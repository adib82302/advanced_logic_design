==> flow/design.v <==
module IMEM (
    input wire clk,                        
    input wire rst,                        
    input wire shift_enable,               
    input wire [15:0] new_value,           
    output reg [1023:0] data_out           
);
    reg [15:0] memory [0:63];
    integer i;
    always @(posedge clk or posedge rst) begin
        if (rst) begin
            for (i = 0; i < 64; i = i + 1) begin
                memory[i] <= 16'b0;
            end
        end else if (shift_enable) begin
            for (i = 63; i > 0; i = i - 1) begin
                memory[i] <= memory[i-1];
            end
            memory[0] <= new_value;
        end
    end
    always @(posedge clk or posedge rst) begin
        if (rst) begin
            data_out <= 1024'b0;
        end else begin
            for (i = 0; i < 64; i = i + 1) begin
                data_out[(i*16) +: 16] <= memory[i];
            end
        end
    end
endmodule
# ---- Step by step through the tools: IMEM
# What the tools print for IMEM, step after step.
# Lines are those of the file above, counted from 1.
# Operators: Yosys type, input widths -> output width; for muxes data width and select width s.
# Not given: --
dict set report design {
  design {IMEM}
  clock_port {clk}
  cell_library {sky130hd}
  pvt_corner {tt_025C_1v80}
}

# ---- Word-level counts
# Yosys after proc, flatten, opt, wreduce and memory -nomap, before mapping. Enables and synchronous resets that opt folds into registers are not counted as muxes. Print and check cells are not counted. Equal cells are merged and count once.
dict set report word_totals {
  mem_count 0
  in_bits 19
  elab_cells 65
  mem_bits_ro 0
  regBits 2048
  latchBits 0
  ram_bits 0
  clocked_rd_ports_x_width 0
}
dict set report op_classes {
  div 0
  shift 0
  eq_ne 0
  mux 0
  cmp 0
  multipliers 0
  addsub 0
  n_logic 0
  n_reduce_logical 0
}

# ---- Longest topological paths
# Depth = most cells in a row (Yosys ltp): at word level without a register or memory, in the mapped netlist without a sequential cell, where the memories' decode and read muxes count.
dict set report logic_depth {
  word_depth 0
  abc_area 1
  depth_mapped 7
  mapped_depth_nobuf 3
}

# ---- After synthesis
# Source: synth_stat.txt of the flow (Yosys; design flattened, memories mapped). It holds for the ABC_AREA given above (unset counts as 0); a run with the other value may have another netlist.
dict set report synth_totals {
  cells 5349
  area_um2 64180.3
  seq_area_um2 51249.2
  buffers 227
  ffs 2048
}
# cell_type count area_total_um2
set types {}
lappend types {sky130_fd_sc_hd__dfrtp_1 2048 5.12E+04}
lappend types {sky130_fd_sc_hd__nand2_1 3072 1.15E+04}
lappend types {sky130_fd_sc_hd__buf_2 177 885.85}
lappend types {sky130_fd_sc_hd__buf_6 35 394.128}
lappend types {sky130_fd_sc_hd__buf_4 15 112.608}
lappend types {sky130_fd_sc_hd__inv_1 1 3.754}
lappend types {sky130_fd_sc_hd__inv_2 1 3.754}

# ---- Timing after synthesis
# Path of least setup slack by OpenSTA after synthesis, without wires, with an ideal clock, recovery checks aside; 20% of the period is set as input and as output delay. Where synthesis merged equal registers, the netlist keeps one of their names.
dict set report synth_timing {
  path_kind {input to register}
  from {in shift_enable}
  to {reg memory[15][0]}
  launch_ns 0.366
  driving_pins 7
  arrival_time_ns 1.058
  clock_period_ns 1.83
  path_delay_ns 0.808
  n_path_buf 4
  slack_ns 0.656
  input_delay_ns 0.366
  t_required_ns 1.714
  synth_period_reached_ns 1.174
}
# "path_delay_ns" = arrival - input delay + setup time.
# "driving_pins" counts driving pins, that of a launching flip-flop among them; a cell with two outputs on the path counts twice.
# "synth_period_reached_ns" is the clock period less the worst setup slack; recovery checks do not enter. This is arithmetic on one report: input and output delays are still those of the set period (20% each).
dict set report synth_between {
  path_cell_list {sky130_fd_sc_hd__buf_2 sky130_fd_sc_hd__inv_2 sky130_fd_sc_hd__buf_6 sky130_fd_sc_hd__buf_6 sky130_fd_sc_hd__buf_4 sky130_fd_sc_hd__nand2_1 sky130_fd_sc_hd__nand2_1}
}
# item line
set synth_lines {}
lappend synth_lines {{start: declaration} 4} ;# input wire shift_enable,
lappend synth_lines {{end: assignment} 13} ;# memory[i] <= 16'b0;
lappend synth_lines {{end: assignment} 17} ;# memory[i] <= memory[i-1];
lappend synth_lines {{end: declaration} 8} ;# reg [15:0] memory [0:63];
# Chain of elaborated cells between the ends: none given.

# ---- Path in the finished layout
# From the final timing report of run 1: the path of least setup slack in the routed layout; clock arrival at registers is part of the times.
dict set report layout_timing {
  path_kind {register to output}
  from {reg data_out[863]}
  to {out data_out[863]}
  slack_ns 0.02
  driving_pins 2
  t_required_ns 1.42
  n_path_buf 1
  launch_ns 0.81
  clock_period_ns 1.77
  arrival_time_ns 1.40
}
dict set report layout_between {
  path_cell_list {sky130_fd_sc_hd__dfrtp_1 sky130_fd_sc_hd__buf_6}
  elab_chain_len 0
  cells_between 0
  cone_lines 0
}
# item line
set layout_lines {}
lappend layout_lines {{start: declaration} 6} ;# output reg [1023:0] data_out
lappend layout_lines {{start: assignment} 24} ;# data_out <= 1024'b0;
lappend layout_lines {{start: assignment} 27} ;# data_out[(i*16) +: 16] <= memory[i];
lappend layout_lines {{end: declaration} 6}

Flow measurements of IMEM on sky130hd: 2 stored runs with different settings, listed in no order. Input and output delays are each 20% of the period that was set; the output load is 0.01 pF.
"achieved_clock_period_ns" = clock period - worst setup slack. The figure is calculated, with input and output delays left at 20% of the set period.
"timing.worst_path_ns" means the part of the period allowed to the worst setup path (the constraints hold back 20% at inputs and 20% at outputs) less its slack; where the path has registers, the arrival times of their clocks count too.
"power.total_w" is the tool's figure for a default switching activity; nothing was simulated.

[flow] run 1: files
==> flow/run.sh <==
#!/bin/bash
# the make line also repeats the synthesis and layout settings of config.mk as NAME=value (left out here)
make -C /OpenROAD-flow-scripts/flow DESIGN_CONFIG=/design/flow/config.mk WORK_HOME=/design/flow/orfs CLKGATE_MAP_FILE= finish
==> flow/config.mk <==
export PLATFORM = sky130hd
export DESIGN_NAME = IMEM
export DESIGN_NICKNAME = IMEM
export VERILOG_FILES = /design/flow/design.v
export SDC_FILE = /design/flow/constraint.sdc
export NUM_CORES = 4
export LEC_CHECK = 0
export ABC_AREA = 1
export CAP_MARGIN = 0
export CORE_ASPECT_RATIO = 0.62
export CORE_MARGIN = 5
export CORE_UTILIZATION = 39
export MAX_ROUTING_LAYER = met4
export PLACE_DENSITY_LB_ADDON = 0.27
export SLEW_MARGIN = 20
export TNS_END_PERCENT = 65
==> flow/constraint.sdc <==
create_clock -name core_clock -period 1.77 [get_ports {clk}]
set_input_delay 0.3540 -clock core_clock [delete_from_list [all_inputs] [get_ports {clk}]]
set_output_delay 0.3540 -clock core_clock [all_outputs]
set_load 0.01 [all_outputs]

[flow] run 1: metrics
[metrics] finish.stdcell_area_um2 = 79930.4
[metrics] timing.worst_path_ns = 1.40
[metrics] timing.worst_path_kind = register to output
[metrics] worst_setup_slack_ns = 0.015
[metrics] design_die_area_um2 = 173010.0
[metrics] yosys_chip_area_um2 = 64180.3
[metrics] timing.setup.tns_ns = 0.000
[metrics] fin_hold_ws_ns = 0.069
[metrics] achieved_clock_period_ns = 1.755
[metrics] power.total_w = 0.100062
[metrics] finalUtil_pct = 48.8

[flow] run 2: files
==> flow/run.sh <==
#!/bin/bash
# the make line also repeats the synthesis and layout settings of config.mk as NAME=value (left out here)
make -C /OpenROAD-flow-scripts/flow DESIGN_CONFIG=/design/flow/config.mk WORK_HOME=/design/flow/orfs CLKGATE_MAP_FILE= finish
==> flow/config.mk <==
export PLATFORM = sky130hd
export DESIGN_NAME = IMEM
export DESIGN_NICKNAME = IMEM
export VERILOG_FILES = /design/flow/design.v
export SDC_FILE = /design/flow/constraint.sdc
export NUM_CORES = 4
export LEC_CHECK = 0
export ABC_AREA = 1
export CAP_MARGIN = 20
export CELL_PAD_IN_SITES_GLOBAL_PLACEMENT = 2
export CORE_MARGIN = 2
export CORE_UTILIZATION = 66
export CTS_CLUSTER_DIAMETER = 100
export MAX_ROUTING_LAYER = met4
export PLACE_DENSITY = 0.7
export SETUP_SLACK_MARGIN = -0.12
export SLEW_MARGIN = 20
==> flow/constraint.sdc <==
create_clock -name core_clock -period 1.35 [get_ports {clk}]
set_input_delay 0.2700 -clock core_clock [delete_from_list [all_inputs] [get_ports {clk}]]
set_output_delay 0.2700 -clock core_clock [all_outputs]
set_load 0.01 [all_outputs]

[flow] run 2: unfinished; error GPL-0301 in placement
