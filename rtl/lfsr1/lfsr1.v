==> flow/design.v <==
`timescale 1ns/1ps
module lfsr1 (clk, resetn, seed, lfsr_out);
        input clk, resetn;
        input [15:0] seed;
        output [15:0] lfsr_out;
        reg [15:0] lfsr_out;
	wire [15:0] lfsr_next;
        always @(posedge clk) begin
            if (~resetn) begin
                lfsr_out <= #0.1 seed;
            end
            else begin
                lfsr_out <= #0.1 lfsr_next;
            end
        end
	assign lfsr_next = {lfsr_out[14:0], lfsr_out[15]^lfsr_out[12]^lfsr_out[5]^lfsr_out[0]};
endmodule
# Step by step through the tools: lfsr1
# What the tools print for lfsr1, step after step.
# Line numbers count from 1 in the design file above.
# A cell with - has no value.
[setup] design="lfsr1" clk_port="clk" cell_library="sky130hd" pvt_corner="tt_025C_1v80"

# Word level
# Yosys after proc, flatten, opt, wreduce and memory -nomap, before mapping. Enables and synchronous resets that opt folds into registers are not counted as muxes. Memory bits, and registers merged into a memory's read port (data or address), are not among the register bits. Print and check cells are not counted. Equal cells are merged and count once.
[classes] muxes=1 logic=3
[op_table] cell="16-bit two-way mux" count=1
[op_table] cell="1-bit XOR" count=3
[bits] wordCells=5 in_bits=18 out_inout_bits=16 reg_bits=16

# Depth
# Yosys ltp: most cells in a row. Word level: on the elaborated netlist, between registers, memories and ports. Mapped: between sequential cells and ports; inverters and the memories' decode and read muxes count.
[depth] depth_word=4 ABC_AREA=0 ltp_mapped=4 depth_no_buf=3

# After synthesis
# The flow's flattened synthesis, as Yosys stat reports it; memories are mapped. The netlist is that of the ABC_AREA named above (0 if unset); the other value can give another one.
# Totals and module areas in this step are rounded.
[by_type] cell="sky130_fd_sc_hd__dfxtp_1" count=16 area_total_um2=320.307
[by_type] cell="sky130_fd_sc_hd__mux2_4" count=8 area_total_um2=120.115
[by_type] cell="sky130_fd_sc_hd__mux2_2" count=7 area_total_um2=78.826
[by_type] cell="sky130_fd_sc_hd__xnor2_1" count=3 area_total_um2=26.275
[by_type] cell="sky130_fd_sc_hd__buf_12" count=1 area_total_um2=20.019
[by_type] cell="sky130_fd_sc_hd__buf_6" count=1 area_total_um2=11.261
[by_type] cell="sky130_fd_sc_hd__a21oi_1" count=1 area_total_um2=5.005
[by_type] cell="sky130_fd_sc_hd__nor2_1" count=1 area_total_um2=3.754
[synth_totals] n_buf=2 stdcells=38 ff_cells=16 seq_area_um2=320 mapped_area_um2=586

# Timing after synthesis
# OpenSTA on the mapped netlist: ideal clock, no wires. The path of least setup slack (recovery checks aside). Input and output delay are each 20% of the period. Register names are those of the netlist, which keeps one name where synthesis merged equal registers.
[synth_path] path_type="input to register" startpoint="input port resetn" endpoint="register lfsr_out[10]" clock_period_ps=962 n_path_buf=2 t_arrival_ps=727 path_slack_ps=114 path_delay_ps=656 setup_ps=121 required_time_ps=841 driving_pins=3 in_delay_ps=192 t_first_pin_ps=192 period_less_setup_slack_ps=848
# "path_delay_ps" is the arrival time less input delay plus setup time.
# "driving_pins" counts driving pins, that of a launching flip-flop among them; a cell with two outputs on the path counts twice.
# "period_less_setup_slack_ps" is the clock period less the worst setup slack; recovery checks do not enter. This is arithmetic on one report: input and output delays are still those of the set period (20% each).
# The rows between start and end are the longest chain of elaborated cells between them; the timing report does not say that the signal goes this way. Where chains are equally long, one stands for them.
# A line is the first line of the expression or statement that the cell stems from. Yosys adds cells for indexed reads and writes and turns some case tables into memories.
[synth_via] cell_sequence="sky130_fd_sc_hd__buf_6 > sky130_fd_sc_hd__buf_12 > sky130_fd_sc_hd__mux2_4" elab_chain_len=1 cells_between=1 lines_between=1 cone_classes="1 x mux"
[synth_rtl] element="start: declaration" line_no=3 rtl="input clk, resetn;"
[synth_rtl] element="16-bit two-way mux" line_no=9 rtl="if (~resetn) begin"
[synth_rtl] element="end: assignment" line_no=10 rtl="lfsr_out <= #0.1 seed;"
[synth_rtl] element="end: assignment" line_no=13 rtl="lfsr_out <= #0.1 lfsr_next;"
[synth_rtl] element="end: declaration" line_no=5 rtl="output [15:0] lfsr_out;"

# Path in the finished layout
# Path of least setup slack in the final report of run 1 (OpenROAD, finished layout, wires in). Where an end is a register, its clock arrival counts in the times.
# The path's times are printed in steps of 10 ps; the period is the one set.
[layout_path] path_type="register to output" startpoint="register lfsr_out[5]" endpoint="output port lfsr_out[5]" path_slack_ps=90 t_arrival_ps=950 t_first_pin_ps=280 clock_period_ps=1300 output_delay_ps=260 driving_pins=2 required_time_ps=1040 n_path_buf=1
[layout_via] cell_sequence="sky130_fd_sc_hd__dfxtp_1 > sky130_fd_sc_hd__dlygate4sd2_1" elab_chain_len=0 cells_between=0 lines_between=0
[layout_rtl] element="start: declaration" line_no=5 rtl="output [15:0] lfsr_out;"
[layout_rtl] element="start: assignment" line_no=10 rtl="lfsr_out <= #0.1 seed;"
[layout_rtl] element="start: assignment" line_no=13 rtl="lfsr_out <= #0.1 lfsr_next;"
[layout_rtl] element="end: declaration" line_no=5

Wiki page: lfsr1 / flow data

Stored flow runs of lfsr1 (2 of them; Yosys, OpenROAD, sky130hd). They differ in their settings and are not a sequence. Constraints: input delay and output delay 20% of the set period each, output load 0.01 pF.
"achieved clock period" = clock period - worst setup slack. The figure is calculated, with input and output delays left at 20% of the set period.
"worst setup path time" = time allowed to the worst setup path (clock period - input delay - output delay, where it has them) - its slack; a late launch clock adds to it, a late capture clock takes from it.
"power" rests on the timing tool's default activity at the inputs, not on a simulated workload.
"worst setup path time" is known to 10 ps.
Values from the reports are rounded here.
[run 1] settings: period_ns=1.3, CORE_UTILIZATION=42, SETUP_SLACK_MARGIN=-0.13, PLACE_DENSITY=0.46, CORE_MARGIN=2, CELL_PAD_IN_SITES_GLOBAL_PLACEMENT=0, TNS_END_PERCENT=50, CTS_CLUSTER_SIZE=55, SLEW_MARGIN=20, CAP_MARGIN=20
[run 1] result: chip area after synthesis (Yosys) 586 µm², die area 1710 µm², standard-cell area of the final layout 960 µm², utilization 0.738, worst setup slack after layout 91 ps, total negative slack 0 ps, worst hold slack 480 ps, power 1140 uW, achieved clock period 1209 ps, worst setup path time 950 ps, worst setup path kind register to output
[run 2] settings: period_ns=0.91, CORE_UTILIZATION=36, CAP_MARGIN=20, CORE_MARGIN=2, SLEW_MARGIN=20
[run 2] result: chip area after synthesis (Yosys) 586 µm², die area 1970 µm², standard-cell area of the final layout 1100 µm², utilization 0.721, worst setup slack after layout -33 ps, total negative slack -84 ps, worst hold slack 448 ps, power 1930 uW, achieved clock period 943 ps, worst setup path time 940 ps, worst setup path kind register to register
